==> flow/design.v <==
`timescale  1 ns /  1 ps
module uart_rx_top(
  input  wire clock,
  input  wire resetn,
  input  wire rx,
 output  reg led_fix,
  output  reg led_touch
    );
reg [ 13 : 0 ] counter;
reg syncff0, syncff1;
reg rx_;
reg [ 1 : 0 ] state, next;
reg [ 7 : 0 ] rdat;
reg [ 2 : 0 ] data_cnt;
wire counter_end, start, start_end, data_end, stop_end, get_dat;
assign get_dat       = (counter ==  5028 );  
assign counter_end   = (counter ==  10416 );   
assign start_end     = (state    ==  2'b01 ) && (counter_end ==  1'b1 );  
assign data_end      = (state    ==  2'b10 )   && (counter_end ==  1'b1 ) && (data_cnt==  3'd7 );
assign stop_end      = (state    ==  2'b11 )   && (counter_end ==  1'b1 );
always @ ( posedge clock ) begin  
 if ( resetn ==  1'b0 ) begin  
  syncff0 <=  1'b1 ;
  syncff1 <=  1'b1 ;
 end 
 else  begin 
  syncff0 <= rx;
  syncff1 <= syncff0;
 end 
end
always @ ( posedge clock ) begin 
 if ( resetn ==  1'b0 ) rx_ <=  1'b1 ;
 else      rx_ <= syncff1;
end
assign start =  ~ syncff1 & rx_;
always @ ( posedge clock ) begin 
 if ( resetn ==  1'b0 ) state <=  2'b00 ;
 else       state <= next;
end
always @ ( * ) begin 
 case ( state )
   2'b00 :   if ( start ==  1'b1 ) next =  2'b01 ;
          else                      next =  2'b00 ;
  2'b01 :  if ( start_end ==  1'b1 ) next =  2'b10 ;
          else                      next =  2'b01 ;
  2'b10 :   if ( data_end ==  1'b1 ) next=  2'b11 ;
          else                      next =  2'b10 ;
  2'b11 :   if ( stop_end ==  1'b1 ) next =  2'b00 ;
          else                      next =  2'b11 ;
  default :                          next =  2'b00 ;
 endcase 
end 
always @ ( posedge clock ) begin  
 if ( resetn ==  1'b0 ) begin 
  counter <=  14'd0 ;
 end 
 else  begin 
  if ( state !=  2'b00 ) begin 
   if ( counter_end ==  1'b1 ) counter <=  14'd0 ;
   else                        counter <= counter +  14'd1 ;
  end 
 end 
end
always @ ( posedge clock ) begin 
 if ( resetn ==  1'b0 ) data_cnt <=  3'b000 ;
 else  if ((state ==  2'b10 ) && (counter_end ==  1'b1 )) data_cnt <= data_cnt +  3'd1 ;
end
always @ ( posedge clock ) begin 
 if ( resetn ==  1'b0 ) begin 
    rdat <=  8'h00 ;
 end 
 else  begin 
  if ((state ==  2'b10 ) && (get_dat ==  1'b1 )) rdat <= {syncff1, rdat[ 7 : 1 ]}; 
  else                                         rdat <= rdat;
 end 
end 
always @ ( posedge clock) begin 
 if ( resetn ==  1'b0 ) begin 
  led_fix     <=  1'b0 ;
  led_touch   <=  1'b0 ;
 end 
 else  begin 
  if ( stop_end ==  1'b1 ) begin 
   case (rdat)
     8'h55 :   begin   
       led_fix    <=  ~ led_fix;
      end 
    8'h62 :   begin   
       led_touch   <=  1'b1 ;
      end 
    8'h63 :   begin   
       led_touch   <=  1'b0 ;
      end 
    default : begin 
       led_fix     <=  1'b0 ;
       led_touch   <=  1'b0 ;
      end 
   endcase 
  end 
 end 
end
endmodule
Step by step through the tools: uart_rx_top --
What the tools print for uart_rx_top, step after step. Lines are those of the file above, counted from 1. Cell names lack the library's common part. The mark - stands for no value.
Design: design top uart_rx_top, clock port clock, library sky130hd, timing corner tt_025C_1v80

Word-level counts --
Counts by Yosys on the flattened word-level netlist (proc, flatten, opt, wreduce; memories kept). Register bits leave out memories and registers merged into their read ports (data or address). Print and check cells are left out. Cells with the same type and inputs are merged into one.
Bit counts: word-level cells 43, flip-flop bits (word level) 32, output and inout bits 2
Operators by class: reduce/logical cells 10, add/subtract/negate cells 2, equal/unequal tests 9, bitwise operators 5, mux-type cells 8
Operators with widths (count):
- 8-bit by 7-bit == test with 1-bit output with constant B | 3
- 14-bit by 1-bit adder with 14-bit output with constant B | 1
- 14-bit by 13-bit == test with 1-bit output with constant B | 1
- 14-bit == test with constant B | 1
- 14-bit 2-to-1 mux | 1
- 2-bit case mux with 4-bit select | 1
- 1-bit logical AND | 5
- 1-bit NOT | 4
- 2-bit == test with constant B | 2
- 2-bit AND reduction | 2
- 1-bit case mux with 2-bit select | 2
- 2-bit 2-to-1 mux | 2
- 3-bit by 1-bit adder with 3-bit output with constant B | 1
- 3-bit == test with constant B | 1
- 2-bit by 1-bit == test with 1-bit output with constant B | 1
- 2-bit logical NOT | 1
- 2-bit nonzero test | 1
- 2-bit OR reduction | 1
- 1-bit 2-to-1 mux | 2
- 1-bit AND | 1

Logic depth --
Longest topological path by Yosys (ltp), each cell counted once; first at word level (registers and memories cut), then after technology mapping (sequential cells cut; the memories' decode and read muxes count).
Logic depth: depth after elaboration 5, ABC_AREA 0, depth in mapped cells 6

After synthesis --
The flow's flattened synthesis, as Yosys stat reports it; memories are mapped. The netlist is that of the ABC_AREA named above (0 if unset); the other value can give another one. Totals and module areas in this step are rounded.
Synthesis totals: area of sequential cells 0.000641 mm², flip-flop cells 32, mapped cells 158, cell area after synthesis 0.00147 mm²
Cell types:
- dfxtp_1 | count 32, total area 640.614 µm²
- mux2i_1 | count 12, total area 120.115 µm²
- xnor2_1 | count 11, total area 96.342 µm²
- nor2_1 | count 19, total area 71.318 µm²
- nand2_1 | count 18, total area 67.565 µm²
- ha_1 | count 4, total area 50.048 µm²
- nand2b_1 | count 5, total area 31.28 µm²
- nand4_1 | count 5, total area 31.28 µm²
- nand3_1 | count 5, total area 25.024 µm²
- nand4_2 | count 2, total area 25.024 µm²
- nor4b_4 | count 1, total area 23.773 µm²
- inv_1 | count 6, total area 22.522 µm²
- nor3_1 | count 4, total area 20.019 µm²
- nor4_1 | count 3, total area 18.768 µm²
- xor2_1 | count 2, total area 17.517 µm²
- a21oi_1 | count 3, total area 15.014 µm²
- nor4b_2 | count 1, total area 15.014 µm²
- o211ai_1 | count 2, total area 15.014 µm²
Not listed: further types 19, cells in them 23.

Worst setup path after synthesis --
OpenSTA on the mapped netlist: ideal clock, no wires. The path of least setup slack (recovery checks aside). Input and output delay are each 20% of the period. Register names are those of the netlist, which keeps one name where synthesis merged equal registers.
Path after synthesis: path kind reg-to-reg, start point register counter[3], end point register counter[4], driving pins on the path 6, buffers on the path 1, path delay 1432 ps, clock period 1840 ps, arrival 1316 ps, time at the first pin 0 ps, setup time 116 ps, data required time 1724 ps, path slack 408 ps, synthesis period reached 1432 ps
"path delay" is the arrival time less input delay plus setup time. "driving pins on the path": output pins that drive a net of the path, with the launching flip-flop's if there is one; two outputs of one cell count as two. "synthesis period reached" = period - worst setup slack (recovery checks aside). The figure is calculated, with input and output delays left at 20% of the set period. Between the ends stands the longest chain of elaborated cells between them, by number of cells; it is not shown to be the way that was timed. Of several equally long chains one is given. A line is the first line of the expression or statement that the cell stems from. Yosys adds cells for indexed reads and writes and turns some case tables into memories. A register here has more assigning lines than the two given.
On the way, after synthesis: cell sequence dfxtp_1 -> nor4b_4 -> nand4_2 -> o21ai_2 -> buf_4 -> nor2_1, cells in the longest elaborated chain 2, elaborated cells between the ends (all ways) 3, RTL lines with such cells 3, those cells by class add/sub: 1; eq/ne: 1; mux: 1
Ends and longest elaborated chain, after synthesis:
- from (decl) | RTL line 9 | reg [ 13 : 0 ] counter;
- from (assign) | RTL line 55 | counter <=  14'd0 ;
- from (assign) | RTL line 60 | else                        counter <= counter +  14'd1 ;
- 14-bit by 1-bit adder with 14-bit output | RTL line 60
- 14-bit 2-to-1 mux | RTL line 59 | if ( counter_end ==  1'b1 ) counter <=  14'd0 ;
- to (assign) | RTL line 59
- to (assign) | RTL line 60
- to (decl) | RTL line 9

Path in the finished layout --
Path of least setup slack in the final report of record 1 (OpenROAD, finished layout, wires in). Where an end is a register, its clock arrival counts in the times. The report prints the path's times to 10 ps; the period is as set.
Path after layout: path kind reg-to-reg, start point register counter[8], end point register data_cnt[2], driving pins on the path 5, setup time 120 ps, clock period 1740 ps, data required time 1900 ps, buffers on the path 0, time at the first pin 280 ps, path slack 160 ps, arrival 1740 ps
Between the ends stands the longest chain of elaborated cells between them, by number of cells; it is not shown to be the way that was timed. Of several equally long chains one is given. A register here has more assigning lines than the two given.
On the way, after layout: cell sequence dfxtp_1 -> nor4b_2 -> and4_2 -> nand3_1 -> mux2i_1, cells in the longest elaborated chain 2, elaborated cells between the ends (all ways) 2, those cells by class eq/ne: 1; reduce/logical: 1
Ends and longest elaborated chain, after layout:
- from (decl) | RTL line 9 | reg [ 13 : 0 ] counter;
- from (assign) | RTL line 55 | counter <=  14'd0 ;
- from (assign) | RTL line 60 | else                        counter <= counter +  14'd1 ;
- 14-bit == test | RTL line 17 | assign counter_end   = (counter ==  10416 );
- 1-bit logical AND | RTL line 66 | else  if ((state ==  2'b10 ) && (counter_end ==  1'b1 )) data_cnt <= data_cnt +  3'd1 ;
- to (assign) | RTL line 65 | if ( resetn ==  1'b0 ) data_cnt <=  3'b000 ;
- to (assign) | RTL line 66
- to (decl) | RTL line 14 | reg [ 2 : 0 ] data_cnt;

Below are 2 stored runs of the flow (Yosys, OpenROAD; platform sky130hd) on uart_rx_top, each with its settings and what was measured, unordered. Constraints: input delay and output delay 20% of the set period each, output load 0.01 pF.
"achieved clock period" = clock period - worst setup slack. The figure is calculated, with input and output delays left at 20% of the set period.
"time used up by the worst setup path" means the part of the period allowed to the worst setup path (the constraints hold back 20% at inputs and 20% at outputs) less its slack; where the path has registers, the arrival times of their clocks count too.
"total power after layout" is the tool's figure for a default switching activity; nothing was simulated.
"time used up by the worst setup path" is known to 10 ps.
The measured numbers are rounded.

[record 1] flow files
==> flow/run.sh <==
#!/bin/bash
# the make line also repeats the synthesis and layout settings of config.mk as NAME=value (left out here)
make -C /OpenROAD-flow-scripts/flow DESIGN_CONFIG=/design/flow/config.mk WORK_HOME=/design/flow/orfs CLKGATE_MAP_FILE= finish
==> flow/config.mk <==
export PLATFORM = sky130hd
export DESIGN_NAME = uart_rx_top
export DESIGN_NICKNAME = uart_rx_top
export VERILOG_FILES = /design/flow/design.v
export SDC_FILE = /design/flow/constraint.sdc
export NUM_CORES = 4
export LEC_CHECK = 0
export CAP_MARGIN = 20
export CORE_MARGIN = 2
export CORE_UTILIZATION = 33
export SLEW_MARGIN = 20
==> flow/constraint.sdc <==
create_clock -name core_clock -period 1.74 [get_ports {clock}]
set_input_delay 0.3480 -clock core_clock [delete_from_list [all_inputs] [get_ports {clock}]]
set_output_delay 0.3480 -clock core_clock [all_outputs]
set_load 0.01 [all_outputs]

[record 1] result: mapped cell area after synthesis 0.00147 mm²; full die area 0.00502 mm²; worst setup slack after layout 161 ps; standard-cell area of the final layout 0.0017 mm²; time used up by the worst setup path 1580 ps; kind of the worst setup path reg-to-reg; final worst hold slack 414 ps; total negative setup slack 0 ps; final utilization 39.4%; total power after layout 1560 µW; achieved clock period 1579 ps

[record 2] flow files
==> flow/run.sh <==
#!/bin/bash
# the make line also repeats the synthesis and layout settings of config.mk as NAME=value (left out here)
make -C /OpenROAD-flow-scripts/flow DESIGN_CONFIG=/design/flow/config.mk WORK_HOME=/design/flow/orfs CLKGATE_MAP_FILE= finish
==> flow/config.mk <==
export PLATFORM = sky130hd
export DESIGN_NAME = uart_rx_top
export DESIGN_NICKNAME = uart_rx_top
export VERILOG_FILES = /design/flow/design.v
export SDC_FILE = /design/flow/constraint.sdc
export NUM_CORES = 4
export LEC_CHECK = 0
export ABC_AREA = 1
export CAP_MARGIN = 20
export CELL_PAD_IN_SITES_GLOBAL_PLACEMENT = 0
export CORE_MARGIN = 3
export CORE_UTILIZATION = 65
export MIN_ROUTING_LAYER = met1
export PLACE_DENSITY_LB_ADDON = 0.26
export SLEW_MARGIN = 20
export TNS_END_PERCENT = 45
==> flow/constraint.sdc <==
create_clock -name core_clock -period 2.28 [get_ports {clock}]
set_input_delay 0.4560 -clock core_clock [delete_from_list [all_inputs] [get_ports {clock}]]
set_output_delay 0.4560 -clock core_clock [all_outputs]
set_load 0.01 [all_outputs]

[record 2] result: mapped cell area after synthesis 0.00163 mm²; full die area 0.00315 mm²; worst setup slack after layout 580 ps; standard-cell area of the final layout 0.00177 mm²; time used up by the worst setup path 1240 ps; kind of the worst setup path reg-to-output; final worst hold slack 420 ps; total negative setup slack 0 ps; final utilization 76.9%; total power after layout 948 µW; achieved clock period 1700 ps
